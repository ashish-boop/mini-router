==> flow/design.v <==
module router_reg #(
    parameter WIDTH = 8
) (
    clock,
    resetn,
    pkt_valid,
    data_in,
    fifo_full,
    rst_int_reg,
    detect_add,
    ld_state,
    laf_state,
    full_state,
    lfd_state,
    parity_done,
    low_pkt_valid,
    err,
    dout
);
  input clock;
  input resetn;
  input pkt_valid;
  input [WIDTH-1:0] data_in;
  input fifo_full;
  input rst_int_reg;
  input detect_add;
  input ld_state;
  input laf_state;
  input full_state;
  input lfd_state;
  output reg parity_done;
  output reg low_pkt_valid;
  output reg err;
  output reg [WIDTH-1:0] dout;
  reg [WIDTH-1:0] header_byte;
  reg [WIDTH-1:0] full_state_byte;
  reg [WIDTH-1:0] pkt_parity_byte;
  reg [WIDTH-1:0] int_parity_byte;
  always @(negedge clock) begin
    if (!resetn) begin
      parity_done <= 1'b0;
    end else if ((ld_state && !fifo_full && !pkt_valid) || (laf_state && low_pkt_valid && !parity_done)) begin
      parity_done <= 1'b1;
    end else if (detect_add) begin
      parity_done <= 1'b0;
    end
  end
  always @(negedge clock) begin
    if (!resetn) begin
      low_pkt_valid <= 1'b0;
    end else if (ld_state && !pkt_valid) begin
      low_pkt_valid <= 1'b1;
    end else if (rst_int_reg) begin
      low_pkt_valid <= 1'b0;
    end
  end
  always @(negedge clock) begin
    if (!resetn) begin
      dout <= 8'd0;
      header_byte <= 8'd0;
      full_state_byte <= 8'd0;
    end else begin
      if (detect_add && pkt_valid) begin
        header_byte <= data_in;
      end else if (lfd_state) begin
        dout <= header_byte;
      end else if (ld_state && !fifo_full) begin
        dout <= data_in;
      end else if (ld_state && fifo_full) begin
        full_state_byte <= data_in;
      end else if (laf_state) begin
        dout <= full_state_byte;
      end
    end
  end
  always @(negedge clock) begin
    if (!resetn) begin
      int_parity_byte <= 8'd0;
    end else begin
      if (detect_add) begin
        int_parity_byte <= 8'd0;
      end else if (lfd_state) begin
        int_parity_byte <= int_parity_byte ^ header_byte;   
      end else if (ld_state && !full_state && pkt_valid) begin
        int_parity_byte <= int_parity_byte ^ data_in;
      end
    end
  end
  always @(negedge clock) begin
    if (!resetn) begin
      pkt_parity_byte <= 8'd0;
    end else if (detect_add) begin
      pkt_parity_byte <= 8'd0;
    end else if ((ld_state && !fifo_full && !pkt_valid) ||(laf_state && low_pkt_valid && !parity_done)) begin
      pkt_parity_byte <= data_in;   
    end
  end
  always @(negedge clock) begin
    if (!resetn) begin
      err <= 1'b0;
    end else if (!parity_done) begin   
      err <= 1'b0;
    end else if (int_parity_byte !== pkt_parity_byte) begin      
      err <= 1'b1;
    end
  end
endmodule
# Step by step through the tools: router_reg
# The steps from the RTL of router_reg to its reports follow in flow order.
# Lines are those of the file above, counted from 1.
# Cell names lack the library's common part.
design:
  design: "router_reg"
  clk_port: "clock"
  cell_library: "sky130hd"
  corner: "tt_025C_1v80"

# After elaboration
# Counts by Yosys on the flattened word-level netlist (proc, flatten, opt, wreduce; memories kept). Register bits leave out memories and registers merged into their read ports (data or address). Print and check cells are left out. Cells with the same type and inputs are merged into one.
classes:
  muxes: 10
  n_eq: 2
  logic: 6
  reduce_and_logical: 22
ops:
  columns: ["op", "n"]
  rows:
  - ["8-bit 2-to-1 mux", 6]
  - ["8-bit XOR", 2]
  - ["1-bit logical AND", 9]
  - ["8-bit case inequality test", 1]
  - ["2-bit nonzero test", 3]
  - ["1-bit NOT", 4]
  - ["1-bit logical NOT", 4]
  - ["4-bit AND reduction", 1]
  - ["1-bit 2-to-1 mux", 4]
  - ["3-bit by 2-bit inequality test with 1-bit output (second input constant)", 1]
  - ["3-bit AND reduction", 1]
  - ["3-bit nonzero test", 1]
  - ["2-bit AND reduction", 1]
  - ["2-bit OR reduction", 1]
  - ["1-bit logical OR", 1]
word_totals:
  in_bits: 18
  register_bits: 43
  wordCells: 48
  out_inout_bits: 11

# Depth
# Yosys ltp: most cells in a row. Word level: on the elaborated netlist, between registers, memories and ports. Mapped: between sequential cells and ports; inverters and the memories' decode and read muxes count.
logic_depth:
  ltp_word: 5
  abc_area: 0
  mapped_depth: 6

# Synthesis result
# Yosys stat after the flow's synthesis: flattened, memories mapped to cells. It holds for the ABC_AREA given above (unset counts as 0); a run with the other value may have another netlist.
# Totals and module areas in this step are rounded.
synth_totals:
  seq_area_um2: 861
  flip_flops: 43
  cell_count: 196
  mapped_area_um2: 1950
types:
  columns: ["cell_type", "n", "area_total_um2"]
  rows:
  - ["dfxtp_1", 43, 860.826]
  - ["mux2i_1", 24, 240.23]
  - ["xor2_1", 13, 113.859]
  - ["nand2_1", 25, 93.84]
  - ["mux2_2", 8, 90.086]
  - ["o22ai_1", 10, 62.56]
  - ["a21boi_0", 8, 60.058]
  - ["a22oi_1", 8, 60.058]
  - ["nor2_1", 16, 60.058]
  - ["nor2b_1", 9, 56.304]
  - ["buf_6", 3, 33.782]
  - ["xnor2_1", 3, 26.275]
  - ["nor4bb_4", 1, 25.024]
  - ["buf_4", 3, 22.522]
  - ["a31oi_4", 1, 21.27]
  - ["nand2b_1", 3, 18.768]
  - ["clkbuf_1", 4, 15.014]
  - ["and2_1", 2, 12.512]
# Not listed: further types 10, cells in them 12.

# Stored flow runs of router_reg (2 of them; Yosys, OpenROAD, sky130hd). They differ in their settings and are not a sequence. Constraints: input delay and output delay 20% of the set period each, output load 0.01 pF.
# "power.total_mw" is the tool's figure for a default switching activity; nothing was simulated.
# The results are shown rounded.
runs:
  - name: "entry A"
    settings:
      period_ns: 2.64
      CORE_UTILIZATION: 67
      SETUP_SLACK_MARGIN: 0.73
      PLACE_DENSITY_LB_ADDON: 0.09
      CELL_PAD_IN_SITES_GLOBAL_PLACEMENT: 3
      CELL_PAD_IN_SITES_DETAIL_PLACEMENT: 2
      GPL_ROUTABILITY_DRIVEN: 1
      SLEW_MARGIN: 35
      MAX_ROUTING_LAYER: "met4"
      CAP_MARGIN: 20
      CORE_MARGIN: 2
    outcome: "unfinished; error FLW-0024 in placement"
  - name: "entry B"
    settings:
      period_ns: 1.84
      CORE_UTILIZATION: 28
      SETUP_SLACK_MARGIN: 0.49
      PLACE_DENSITY_LB_ADDON: 0.28
      CELL_PAD_IN_SITES_GLOBAL_PLACEMENT: 0
      TNS_END_PERCENT: 75
      GPL_TIMING_DRIVEN: 1
      GPL_ROUTABILITY_DRIVEN: 0
      CTS_CLUSTER_SIZE: 17
      CTS_CLUSTER_DIAMETER: 327
      MAX_ROUTING_LAYER: "met4"
      CAP_MARGIN: 20
      CORE_MARGIN: 2
      SLEW_MARGIN: 20
    results:
      fin_hold_ws_ns: 0.480
      power.total_mw: 2.32
      layout_stdcell_area_um2: 2980
      fin_util_pct: 44.1
      timing.setup.tns_ns: -4.90
      synthArea_um2: 1950
      setup_ws_ns: -0.249
      final_die_area_um2: 7660
