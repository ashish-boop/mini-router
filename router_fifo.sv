==> flow/design.v <==
`timescale 1ns / 1ps
module router_fifo #(
    parameter WIDTH = 9,
    parameter DEPTH = 16,
    parameter ADDR  = 4
) (
    input wire             clock,
    input wire             resetn,       
    input wire             soft_reset,   
    input wire             write_enb,
    input wire             read_enb,
    input wire [WIDTH-1:0] data_in,      
    input wire             lfd_state,    
    output reg empty,
    output reg full,
    output [7:0] data_out
);
  reg [WIDTH -1:0] fifo_mem[0:DEPTH-1];
  reg [ADDR-1:0] rd_ptr, wr_ptr;
  reg [ADDR:0] count;
  reg [   7:0] dout;
  reg [   7:0] pkt_count;   
  reg          pkt_active;   
  reg          pkt_complete;   
  reg          hi_z_active;   
  assign data_out = (hi_z_active) ? 8'bz : dout;
  wire read_byte = read_enb && !empty;
  wire write_byte = write_enb && !full;
  always @(negedge clock) begin
    if (!resetn) begin
      wr_ptr <= 4'h0;
      rd_ptr <= 4'h0;
      count <= 5'h0;
      empty <= 1'b1;
      full <= 1'b0;
      dout <= 8'h0;
      pkt_count <= 8'h0;
      pkt_active <= 1'b0;
      pkt_complete <= 1'b0;
      hi_z_active <= 1'b0;
    end else begin
      pkt_complete <= 1'b0;
      if (soft_reset) begin
        wr_ptr <= 4'h0;
        rd_ptr <= 4'h0;
        count <= 5'h0;
        empty <= 1'b1;
        full <= 1'b0;
        dout <= 8'h0;
        pkt_count <= 8'h0;
        pkt_active <= 1'b0;
        pkt_complete <= 1'b0;
        hi_z_active <= 1'b1;
      end else begin
        if (write_byte && count < DEPTH) begin
          fifo_mem[wr_ptr] <= {lfd_state, data_in};   
          wr_ptr <= wr_ptr + 1'b1;
          count <= count + 1'b1;
        end
        if (read_byte && count > 0) begin
          dout <= fifo_mem[rd_ptr][7:0];
          if (fifo_mem[rd_ptr][8]) begin
            pkt_count   <= fifo_mem[rd_ptr][7:2] + 8'd1;   
            pkt_active  <= 1'b1;
            hi_z_active <= 1'b0;   
          end else if (pkt_active) begin
            if (count !== 8'd0) begin
              pkt_count <= pkt_count - 8'd1;
              if (pkt_count == 8'd1) begin
                pkt_active   <= 1'b0;
                pkt_complete <= 1'b1;
                hi_z_active  <= 1'b1;   
              end
            end
          end
          rd_ptr <= rd_ptr + 1'b1;
          count  <= count - 1'b1;
        end
        if (empty && !pkt_active && !soft_reset) begin
        end
        empty <= (count == 0);
        full  <= (count == DEPTH - 1 && write_byte) ? 1'b1 : (count == DEPTH);
      end
    end
  end
endmodule
From RTL to reports: router_fifo
What the tools print for router_fifo, step after step.
Lines are those of the file above, counted from 1.
Operators carry their Yosys type and port widths (W data, S select, Z words).
Cell names lack the library's common part.
A cell with -- has no value.

inputs
  design top = router_fifo
  clock = clock
  cell library = sky130hd
  library corner = tt_025C_1v80

Word-level counts
Source: Yosys, flattened and elaborated, memories not mapped. Widths are those after wreduce. Print and check cells do not count. Equal cells are merged and count once.
Yosys's memory passes give these memory sizes; they may raise the number of words (mostly to a power of two), join words into wider ones and drop unused or constant bits.

cells by class
  add/sub/neg operators = 6
  order comparisons = 2
  eq/ne operators = 4
  muxes and demuxes = 28
  bitwise gates (word level) = 1
  reductions and logical operators = 18

operators with widths
  kind                   count
  $mux W8                4
  $mux W9                3
  $mux W4                5
  $mux W1                14
  $mux W5                2
  $reduce_bool A3 Y1     3
  $reduce_bool A2 Y1     4
  $add A4 B1 Y4 const B  2
  $sub A8 B1 Y8 const B  1
  $eq A8 B1 Y1 const B   1
  $add A6 B1 Y7 const B  1
  $logic_and A1 B1 Y1    5
  $add A5 B1 Y5 const B  1
  $sub A5 B1 Y5 const B  1
  $gt A5 B1 Y1 const B   1
  $nex A5 B1 Y1 const B  1
  $eq A5 B4 Y1 const B   1
  $lt A5 B5 Y1 const B   1
  $eq A5 B5 Y1 const B   1
  $logic_not A5 Y1       1
  $reduce_and A4 Y1      1
  $reduce_and A3 Y1      1
  $logic_not A1 Y1       2
  $reduce_or A2 Y1       1
  $not A1 Y1             1

bit counts
  register bits after elaboration = 33
  RAM bits = 144
  clocked read ports x word width = 9
  memory cells = 1
  input port bits = 15
  output and inout port bits = 10
  cells after elaboration = 69

memories
  name      words  bits a word  read ports  wr ports  line  RTL
  fifo_mem  16     9            1           1         18    reg [WIDTH -1:0] fifo_mem[0:DEPTH-1];

Logic depth
Depth = most cells in a row (Yosys ltp): at word level without a register or memory, in the mapped netlist without a sequential cell, where the memories' decode and read muxes count.

depth
  word-level depth = 7
  ABC_AREA = 0
  depth in mapped cells = 9
  gate-level depth less buffers = 8

Mapped cells and area
The flow's flattened synthesis, as Yosys stat reports it; memories are mapped. The netlist is that of the ABC_AREA named above (0 if unset); the other value can give another one.

cells by type
  type       count  area in all (µm²)
  edfxtp_1   128    3.84E+03
  dfxtp_1    27     540.518
  mux2i_1    40     400.384
  mux4_2     12     270.259
  o22ai_1    21     131.376
  ha_1       8      100.096
  a21oi_1    16     80.077
  nor3_1     12     60.058
  and2_1     9      56.304
  o21ai_0    11     55.053
  inv_1      11     41.29
  nor2_1     10     37.536
  a2111oi_0  4      35.034
  buf_6      3      33.782
  a22oi_1    4      30.029
  buf_2      6      30.029
  nand3_1    6      30.029
  xor2_1     3      26.275

Other cell types: 24; their cells: 47.

mapped netlist
  cell count = 378
  mapped area = 6,124.6 µm²
  sequential area = 4,384.2 µm²
  flip-flop cells = 155
  buffers = 16

# Flow runs of router_fifo

Below are 2 stored runs of the flow (Yosys, OpenROAD; platform sky130hd) on router_fifo, each with its settings and what was measured, unordered. Constraints: input delay and output delay 20% of the set period each, output load 0.01 pF.
Settings: -- = not set for that run.

item                                                     run 1     run 2
period_ns                                                6.73      5.26
CORE_UTILIZATION                                         33        65
PLACE_DENSITY_LB_ADDON                                   0.14      0.1
HOLD_SLACK_MARGIN                                        -0.02     --
CORE_ASPECT_RATIO                                        1.05      0.66
CORE_MARGIN                                              6         2
CTS_CLUSTER_SIZE                                         47        --
CAP_MARGIN                                               30        20
MIN_ROUTING_LAYER                                        met2      met1
SLEW_MARGIN                                              20        0
SETUP_SLACK_MARGIN                                       --        -0.49
ABC_AREA                                                 --        0
GPL_ROUTABILITY_DRIVEN                                   --        1
summed negative setup slack (ns)                         0.000     -0.101
area of the standard cells in the finished layout (µm²)  8,013.9   7,951.4
smallest setup slack (ns)                                0.343     -0.101
chip area after synthesis (Yosys) (µm²)                  6,124.6   6,124.6
die footprint (µm²)                                      21,973.7  10,232.0
worst hold slack in the final report (ns)                0.491     0.512
